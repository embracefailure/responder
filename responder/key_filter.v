==> flow/design.v <==
module key_filter(clk,rstn,Set_Time,key_in,key_deb);
    input clk;
    input rstn;
    input Set_Time;
    input [3:0] key_in;
    output [3:0] key_deb;
    parameter CNTMAX = 999_999;
    reg [19:0] cnt = 0;
    always@(posedge clk or negedge rstn) begin
        if(~rstn)
            cnt <= 0;
        else if(cnt == CNTMAX)
            cnt <= 0;
        else
            cnt <= cnt + 1'b1;
     end
     reg [3:0] key_reg0;
     reg [3:0] key_reg1;
     reg [3:0] key_reg2; 
     always@(posedge clk or negedge rstn) begin
        if(~rstn) begin
            key_reg0 <= 4'b1111;
            key_reg1 <= 4'b1111;
            key_reg2 <= 4'b1111;
        end
        else if(cnt == CNTMAX) begin
            key_reg0 <= key_in;
            key_reg1 <= key_reg0;
            key_reg2 <= key_reg1;
        end
    end
    assign key_deb = (~key_reg0 & ~key_reg1 & ~key_reg2) | (~key_reg0 & ~key_reg1 & key_reg2);
endmodule
== Step by step through the tools: key_filter ==
The steps from the RTL of key_filter to its reports follow in flow order.
Line numbers count from 1 in the design file above.
Operators carry their Yosys type and port widths (W data, S select, Z words).
Library cell names are shortened.
Not given: n/a

* Top module: key_filter
* Clock: clk
* Library: sky130hd
* Library corner: tt_025C_1v80

== Word-level counts ==
Counts by Yosys on the flattened word-level netlist (proc, flatten, opt, wreduce; memories kept). Register bits leave out memories and registers merged into their read ports (data or address); mux counts leave out enables and synchronous resets folded into registers. Print and check cells are left out. Cells with the same type and inputs are merged into one.

* Register bits: 32
* Input port bits: 7
* Output and inout bits: 4
* Elaborated cells: 14

* Eq/ne operators: 1
* Bitwise logic cells: 7
* $add $sub $neg: 1
* Mux-type cells: 1

{| class="wikitable"
|+ Operators by type and width
! cell !! count
|-
| $add A20 B1 Y20 const B || 1
|-
| $eq A20 B20 Y1 const B || 1
|-
| $mux W20 || 1
|-
| $and A4 B4 Y4 || 3
|-
| $not A4 Y4 || 3
|-
| $or A4 B4 Y4 || 1
|}

== Depth ==
Yosys ltp: most cells in a row. Word level: on the elaborated netlist, between registers, memories and ports. Mapped: between sequential cells and ports; inverters and the memories' decode and read muxes count.

* Word-level depth: 4
* ABC_AREA: 0
* Depth in mapped cells: 5
* Mapped depth without buffers: 5

== Synthesis result ==
Yosys stat after the flow's synthesis: flattened, memories mapped to cells. It holds for the ABC_AREA given above (unset counts as 0); a run with the other value may have another netlist.
The area totals of this step are shown rounded.

{| class="wikitable"
|+ Cells by type
! cell type !! count !! total area (µm²)
|-
| dfrtp_1 || 20 || 500.48
|-
| dfstp_2 || 8 || 210.202
|-
| xnor2_1 || 9 || 78.826
|-
| mux2_1 || 5 || 56.304
|-
| nor2_1 || 14 || 52.55
|-
| mux2_4 || 3 || 45.043
|-
| nand3_1 || 7 || 35.034
|-
| xor2_1 || 4 || 35.034
|-
| or4_1 || 4 || 30.029
|-
| nand2_1 || 7 || 26.275
|-
| a21oi_1 || 4 || 20.019
|-
| nand4_1 || 3 || 18.768
|-
| or3_1 || 3 || 18.768
|-
| nor3_1 || 3 || 15.014
|-
| o31ai_1 || 2 || 15.014
|-
| ha_1 || 1 || 12.512
|-
| or2_2 || 2 || 12.512
|-
| buf_6 || 1 || 11.261
|}

Not listed: further types 12, cells in them 15.

* Area of sequential cells: 710 µm²
* Chip area (Yosys): 1,300 µm²
* Flip-flop cells: 28
* Buffers: 3
* Cells in the netlist: 115

== Path before layout ==
Source: OpenSTA report_checks on the synthesized netlist (no wires, ideal clock, input and output delay 20% of the period each), path of least setup slack; recovery checks are left aside. Register names are those of the netlist, which keeps one name where synthesis merged equal registers.

* Path kind: reg-to-reg
* Start: reg cnt[7]
* End: reg key_reg0[2]
* Buffers on the path: 1
* Time at the first pin: 0 ps
* Required time: 2,445 ps
* Path delay: 2,335 ps
* Path slack: 195 ps
* Arrival time: 2,250 ps
* Clock period: 2,530 ps
* Stages on the path: 6
* Synthesis period reached: 2,335 ps

"path delay" = arrival - input delay + setup time.
"stages on the path": output pins that drive a net of the path, with the launching flip-flop's if there is one; two outputs of one cell count as two.
"synthesis period reached" is the clock period less the worst setup slack; recovery checks do not enter. This is arithmetic on one report: input and output delays are still those of the set period (20% each).
Between the ends stands the longest chain of elaborated cells between them, by number of cells; it is not shown to be the way that was timed. Of several equally long chains one is given.
Each line given opens the expression or statement behind the cell; cells for indexed reads and writes are added by Yosys, which also makes memories of some case tables.
At most two assigning lines are given for a register; there are more.

* Cells stage by stage: dfrtp_1 -> or4_1 -> or4_4 -> nor3_2 -> buf_4 -> mux2_1
* Cells in the longest elaborated chain: 1
* Elaborated cells on any way between the ends: 1

{| class="wikitable"
|+ Ends and longest elaborated chain, post-synthesis
! what !! line !! source
|-
| start: declaration || 8 || <nowiki>reg [19:0] cnt = 0;</nowiki>
|-
| start: assignment || 11 || <nowiki>cnt <= 0;</nowiki>
|-
| start: assignment || 15 || <nowiki>cnt <= cnt + 1'b1;</nowiki>
|-
| $eq A20 B20 Y1 || 26 || <nowiki>else if(cnt == CNTMAX) begin</nowiki>
|-
| end: assignment || 22 || <nowiki>key_reg0 <= 4'b1111;</nowiki>
|-
| end: assignment || 27 || <nowiki>key_reg0 <= key_in;</nowiki>
|-
| end: declaration || 17 || <nowiki>reg [3:0] key_reg0;</nowiki>
|}

== Worst path after layout ==
From the final timing report of flow run 1: the path of least setup slack in the routed layout; clock arrival at registers is part of the times.
The report prints the path's times to 10 ps; the period is as set.

* Path kind: reg-to-reg
* Start: reg cnt[8]
* End: reg key_reg1[1]
* Stages on the path: 5
* Buffers on the path: 0
* Arrival time: 2,520 ps
* Required time: 2,290 ps
* Time at the first pin: 310 ps
* Path slack: -220 ps
* Clock period: 2,020 ps

Between the ends stands the longest chain of elaborated cells between them, by number of cells; it is not shown to be the way that was timed. Of several equally long chains one is given.
At most two assigning lines are given for a register; there are more.

* Cells stage by stage: dfrtp_1 -> or4b_4 -> or4_4 -> or3_4 -> mux2_4
* Cells in the longest elaborated chain: 1
* Elaborated cells on any way between the ends: 1

{| class="wikitable"
|+ Ends and longest elaborated chain, post-layout
! what !! line !! source
|-
| start: declaration || 8 || <nowiki>reg [19:0] cnt = 0;</nowiki>
|-
| start: assignment || 11 || <nowiki>cnt <= 0;</nowiki>
|-
| start: assignment || 15 || <nowiki>cnt <= cnt + 1'b1;</nowiki>
|-
| $eq A20 B20 Y1 || 26 || <nowiki>else if(cnt == CNTMAX) begin</nowiki>
|-
| end: assignment || 23 || <nowiki>key_reg1 <= 4'b1111;</nowiki>
|-
| end: assignment || 28 || <nowiki>key_reg1 <= key_reg0;</nowiki>
|-
| end: declaration || 18 || <nowiki>reg [3:0] key_reg1;</nowiki>
|}

--- measured runs ---
Stored flow runs of key_filter (2 of them; Yosys, OpenROAD, sky130hd). They differ in their settings and are not a sequence. Constraints: input delay and output delay 20% of the set period each, output load 0.01 pF.
"reached clock period" means the clock period less the worst setup slack. The figure is calculated, with input and output delays left at 20% of the set period.
By "time on the worst setup path" is meant the share of the clock period that the worst setup path is allowed (20% is reserved at inputs, 20% at outputs), minus its slack. Clock arrival times at its registers enter into it.
"time on the worst setup path" is given in steps of 10 ps.
Results are given in rounded form.

=== Flow run 1 ===
{| class="wikitable"
! Setting !! Value
|-
| period_ns || 2.02
|-
| CORE_UTILIZATION || 57
|-
| SETUP_SLACK_MARGIN || 0.17
|-
| PLACE_DENSITY_LB_ADDON || 0.23
|-
| CELL_PAD_IN_SITES_GLOBAL_PLACEMENT || 1
|-
| CTS_CLUSTER_SIZE || 80
|-
| CAP_MARGIN || 20
|-
| CORE_MARGIN || 2
|-
| SLEW_MARGIN || 20
|-
! Result !! Value
|-
| Std-cell area (final layout) || 1,700 µm²
|-
| Setup TNS || -2,300 ps
|-
| Chip area in the Yosys report || 1,300 µm²
|-
| Reached clock period || 2,244 ps
|-
| Time on the worst setup path || 2,240 ps
|-
| Worst setup path type || reg-to-reg
|-
| Setup slack of the worst path || -220 ps
|-
| Area of the die || 2,700 µm²
|}

=== Flow run 2 ===
{| class="wikitable"
! Setting !! Value
|-
| period_ns || 4.03
|-
| CORE_UTILIZATION || 72
|-
| SETUP_SLACK_MARGIN || 0.45
|-
| PLACE_DENSITY_LB_ADDON || 0.04
|-
| HOLD_SLACK_MARGIN || -0.03
|-
| CORE_ASPECT_RATIO || 1.14
|-
| CORE_MARGIN || 10
|-
| CELL_PAD_IN_SITES_DETAIL_PLACEMENT || 0
|-
| CAP_MARGIN || 20
|-
| SLEW_MARGIN || 20
|-
! Result !! Value
|-
| Setup slack of the worst path || 1,300 ps
|-
| Chip area in the Yosys report || 1,300 µm²
|-
| Area of the die || 3,900 µm²
|-
| Time on the worst setup path || 2,760 ps
|-
| Worst setup path type || reg-to-reg
|-
| Std-cell area (final layout) || 1,400 µm²
|-
| Reached clock period || 2,759 ps
|-
| Setup TNS || 0 ps
|}
--- end ---
