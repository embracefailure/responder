==> flow/design.v <==
module Sel_module
(
	RSTn, CLK, K1, K2, K3, K4, LED_Out, Player_Number, Timer_Start, Buzzer_Enable, Block_Sel
); 
	input CLK;
	input RSTn;
	input K1, K2, K3, K4; 
   input Block_Sel;  
	output reg [3:0]LED_Out;
	output reg [3:0]Player_Number;
	output reg Timer_Start;
    output reg Buzzer_Enable;
	reg Block; 	
	reg [24:0]Count = 'd0;
	always @ ( posedge CLK or negedge RSTn ) 
	begin 	
		if( !RSTn ) 
		begin 
			LED_Out <= 4'b0;  
			Block <= 0; 
			Timer_Start <= 0;			
			Count <= 'd0;	
			Player_Number <= 4'd10;	 
			Buzzer_Enable <= 0;			
		end
		else if( RSTn == 1 )	 
		begin
			if (!Block && !Block_Sel)  
            begin
            	LED_Out <= 4'b0;  
				Timer_Start <= 1;   
                Buzzer_Enable<=0;              
			end
			if( !Timer_Start ) 	 
			begin
				if( Count == 25'd24_999_999 )
				begin
					Buzzer_Enable <= 0;		 
					Count <= Count;
				end
				else 
				begin
					Buzzer_Enable <= 1;	 
					Count <= Count + 25'b1;
				end
			end
			if (!Block_Sel)  
			begin
				if( K1 && !Block ) 	
				begin 
					LED_Out <= 4'b0001;	
					Block <= 1; 
					Timer_Start <= 0;	 
					Player_Number <= 4'd1; 
					Buzzer_Enable <= 1; 
				end 
				else if( K2 && !Block ) 
				begin 
					LED_Out <= 4'b0010;
					Block <= 1;
					Timer_Start <= 0;
					Player_Number <= 4'd2;
					Buzzer_Enable <= 1;	
				end 		
				else if( K3 && !Block ) 
				begin 
					LED_Out <= 4'b0100;
					Block <= 1;
					Timer_Start <= 0; 
					Player_Number <= 4'd3;
					Buzzer_Enable <= 1;
				end 	 
				else if( K4 && !Block ) 
				begin 
					LED_Out <= 4'b1000;
					Block <= 1;
					Timer_Start <= 0;
					Player_Number <= 4'd4;	
					Buzzer_Enable <= 1;
				end 
			end
		end
	end 
endmodule
# Step by step through the tools: Sel_module
# What the tools print for Sel_module, step after step.
# Line numbers count from 1 in the design file above.
# Library cell names are shortened.
# A cell with -- has no value.
[design] top_module="Sel_module" clock="CLK" cell_library="sky130hd" corner="tt_025C_1v80"

# After elaboration
# Source: Yosys, flattened and elaborated, memories not mapped. Widths are those after wreduce. Registers that Yosys merges into a memory's read port (data or address) are not register bits. Print and check cells do not count. Equal cells are merged and count once.
[bits] input_bits=7 wordCells=49 output_inout_bits=10 regBits=36
[classes] add_sub_neg=1 n_reduce_logical=10 logic=3 muxes=28 eq_ne=1
[ops] operator="4-bit two-way mux" count=10
[ops] operator="25-bit by 1-bit adder with 25-bit output (second input constant)" count=1
[ops] operator="25-bit == test (second input constant)" count=1
[ops] operator="1-bit two-way mux" count=18
[ops] operator="3-bit AND reduction" count=2
[ops] operator="1-bit logical AND" count=5
[ops] operator="4-bit nonzero test" count=1
[ops] operator="1-bit NOT" count=3
[ops] operator="1-bit logical NOT" count=2

# Logic depth
# Yosys ltp: most cells in a row. Word level: on the elaborated netlist, between registers, memories and ports. Mapped: between sequential cells and ports; inverters and the memories' decode and read muxes count.
[depth] depth_word=9 ABC_AREA=0 ltp_mapped=7 ltp_nobuf=6

# Netlist
# Yosys stat after the flow's synthesis: flattened, memories mapped to cells. It holds for the ABC_AREA given above (unset counts as 0); a run with the other value may have another netlist.
[synth_totals] seq_area_um2=903.4 area_um2=1649.1 mapped_cells=151 ffs=36 buffers=2
[by_type] cell_type="dfrtp_1" count=34 area_total_um2=850.816
[by_type] cell_type="xnor2_1" count=12 area_total_um2=105.101
[by_type] cell_type="xor2_1" count=12 area_total_um2=105.101
[by_type] cell_type="nand2_1" count=15 area_total_um2=56.304
[by_type] cell_type="nand3_1" count=11 area_total_um2=55.053
[by_type] cell_type="dfstp_2" count=2 area_total_um2=52.55
[by_type] cell_type="nand4_1" count=6 area_total_um2=37.536
[by_type] cell_type="nor2_1" count=9 area_total_um2=33.782
[by_type] cell_type="nand2b_1" count=4 area_total_um2=25.024
[by_type] cell_type="nor3_1" count=5 area_total_um2=25.024
[by_type] cell_type="nor3b_1" count=3 area_total_um2=22.522
[by_type] cell_type="and4_1" count=2 area_total_um2=17.517
[by_type] cell_type="o41ai_1" count=2 area_total_um2=17.517
[by_type] cell_type="inv_1" count=4 area_total_um2=15.014
[by_type] cell_type="and3_1" count=2 area_total_um2=12.512
[by_type] cell_type="ha_1" count=1 area_total_um2=12.512
[by_type] cell_type="nor4_1" count=2 area_total_um2=12.512
[by_type] cell_type="or2_2" count=2 area_total_um2=12.512
# Other cell types: 21; their cells: 23.

# Path before layout
# OpenSTA on the mapped netlist: ideal clock, no wires. The path of least setup slack (recovery checks aside). Input and output delay are each 20% of the period. Register names are those of the netlist, which keeps one name where synthesis merged equal registers.
[synth_timing] path_type="reg2reg" start="register Count[0]" end="register Count[22]" launch_ps=0 setup_slack_ps=9 period_ps=1740 delay_ps=1731 driving_pins=8 n_path_buf=1 t_required_ps=1661 arrival_time_ps=1652 setup_ps=79 period_less_setup_slack_ps=1731
# "delay_ps" is the arrival time less input delay plus setup time.
# "driving_pins": output pins that drive a net of the path, with the launching flip-flop's if there is one; two outputs of one cell count as two.
# "period_less_setup_slack_ps" is the clock period less the worst setup slack; recovery checks do not enter. This is arithmetic on one report: input and output delays are still those of the set period (20% each).
# Between the ends stands the longest chain of elaborated cells between them, by number of cells; it is not shown to be the way that was timed. Of several equally long chains one is given.
# Each line given opens the expression or statement behind the cell; cells for indexed reads and writes are added by Yosys, which also makes memories of some case tables.
# A register here has more assigning lines than the two given.
[synth_between] path_cell_list="dfrtp_1 -> ha_1 -> and4_2 -> nand4_1 -> o21ai_2 -> buf_6 -> nor4_1 -> xor2_1" elab_chain_cells=3 cone_cells=4 cone_lines=2 cone_classes="1 x add/sub; 1 x eq/ne; 1 x logic; 1 x reduce/logical"
[synth_lines] item="from (decl)" line_no=14 source="reg [24:0]Count = 'd0;"
[synth_lines] item="from (assign)" line_no=39 source="Count <= Count;"
[synth_lines] item="from (assign)" line_no=44 source="Count <= Count + 25'b1;"
[synth_lines] item="25-bit == test" line_no=36 source="if( Count == 25'd24_999_999 )"
[synth_lines] item="1-bit NOT"
[synth_lines] item="3-bit AND reduction"
[synth_lines] item="to (assign)" line_no=39
[synth_lines] item="to (assign)" line_no=44
[synth_lines] item="to (decl)" line_no=14

# Path in the finished layout
# Path of least setup slack in the final report of flow run 1 (OpenROAD, finished layout, wires in). Where an end is a register, its clock arrival counts in the times.
# The path's times are printed in steps of 10 ps; the period is the one set.
[layout_timing] path_type="reg2reg" start="register Count[0]" end="register Count[22]" launch_ps=280 arrival_time_ps=1920 setup_slack_ps=-410 n_path_buf=1 t_required_ps=1510 setup_ps=120 period_ps=1350 driving_pins=8
# Between the ends stands the longest chain of elaborated cells between them, by number of cells; it is not shown to be the way that was timed. Of several equally long chains one is given.
# A register here has more assigning lines than the two given.
[layout_between] path_cell_list="dfrtp_1 -> ha_2 -> and4_4 -> nand4_1 -> o21ai_4 -> buf_6 -> nor4_4 -> xor2_1" elab_chain_cells=3 cone_cells=4 cone_lines=2 cone_classes="1 x add/sub; 1 x eq/ne; 1 x logic; 1 x reduce/logical"
[layout_lines] item="from (decl)" line_no=14 source="reg [24:0]Count = 'd0;"
[layout_lines] item="from (assign)" line_no=39 source="Count <= Count;"
[layout_lines] item="from (assign)" line_no=44 source="Count <= Count + 25'b1;"
[layout_lines] item="25-bit == test" line_no=36 source="if( Count == 25'd24_999_999 )"
[layout_lines] item="1-bit NOT"
[layout_lines] item="3-bit AND reduction"
[layout_lines] item="to (assign)" line_no=39
[layout_lines] item="to (assign)" line_no=44
[layout_lines] item="to (decl)" line_no=14

Flow measurements of Sel_module on sky130hd: 2 stored runs with different settings, listed in no order. Input and output delays are each 20% of the period that was set; the output load is 0.01 pF.
"achieved clock period" means the clock period less the worst setup slack. The figure is calculated, with input and output delays left at 20% of the set period.
"worst setup path time" is the time allowed to the run's worst setup path (the clock period less input and output delay, where it has them) less its slack. Clock arrival times count: a late capture clock shortens it, a late launch clock lengthens it.
"power" rests on the timing tool's default activity at the inputs, not on a simulated workload.
"worst setup path time" is known to 10 ps.
[flow run 1] settings: period_ns=1.35, CORE_UTILIZATION=34, SETUP_SLACK_MARGIN=-0.05, HOLD_SLACK_MARGIN=0.11, TNS_END_PERCENT=30, GPL_TIMING_DRIVEN=0, CAP_MARGIN=20, CORE_MARGIN=2, SLEW_MARGIN=20
[flow run 1] result: chip area after synthesis (Yosys) 1649.1 µm², die area 5423.6 µm², standard-cell area of the final layout 2442.3 µm², utilization 52.1%, worst setup slack after layout -409 ps, total negative slack -6932 ps, power 3233 µW, achieved clock period 1759 ps, worst setup path time 1760 ps, worst setup path kind reg2reg
[flow run 2] settings: period_ns=2.25, CORE_UTILIZATION=55, SETUP_SLACK_MARGIN=0.56, PLACE_DENSITY_LB_ADDON=0.17, GPL_TIMING_DRIVEN=1, CTS_CLUSTER_SIZE=66, SLEW_MARGIN=5, MIN_ROUTING_LAYER=met2, CAP_MARGIN=20, CORE_MARGIN=2
[flow run 2] result: chip area after synthesis (Yosys) 1649.1 µm², die area 3452.2 µm², standard-cell area of the final layout 2262.2 µm², utilization 80.6%, worst setup slack after layout 452 ps, total negative slack 0 ps, power 1807 µW, achieved clock period 1798 ps, worst setup path time 1800 ps, worst setup path kind reg2reg
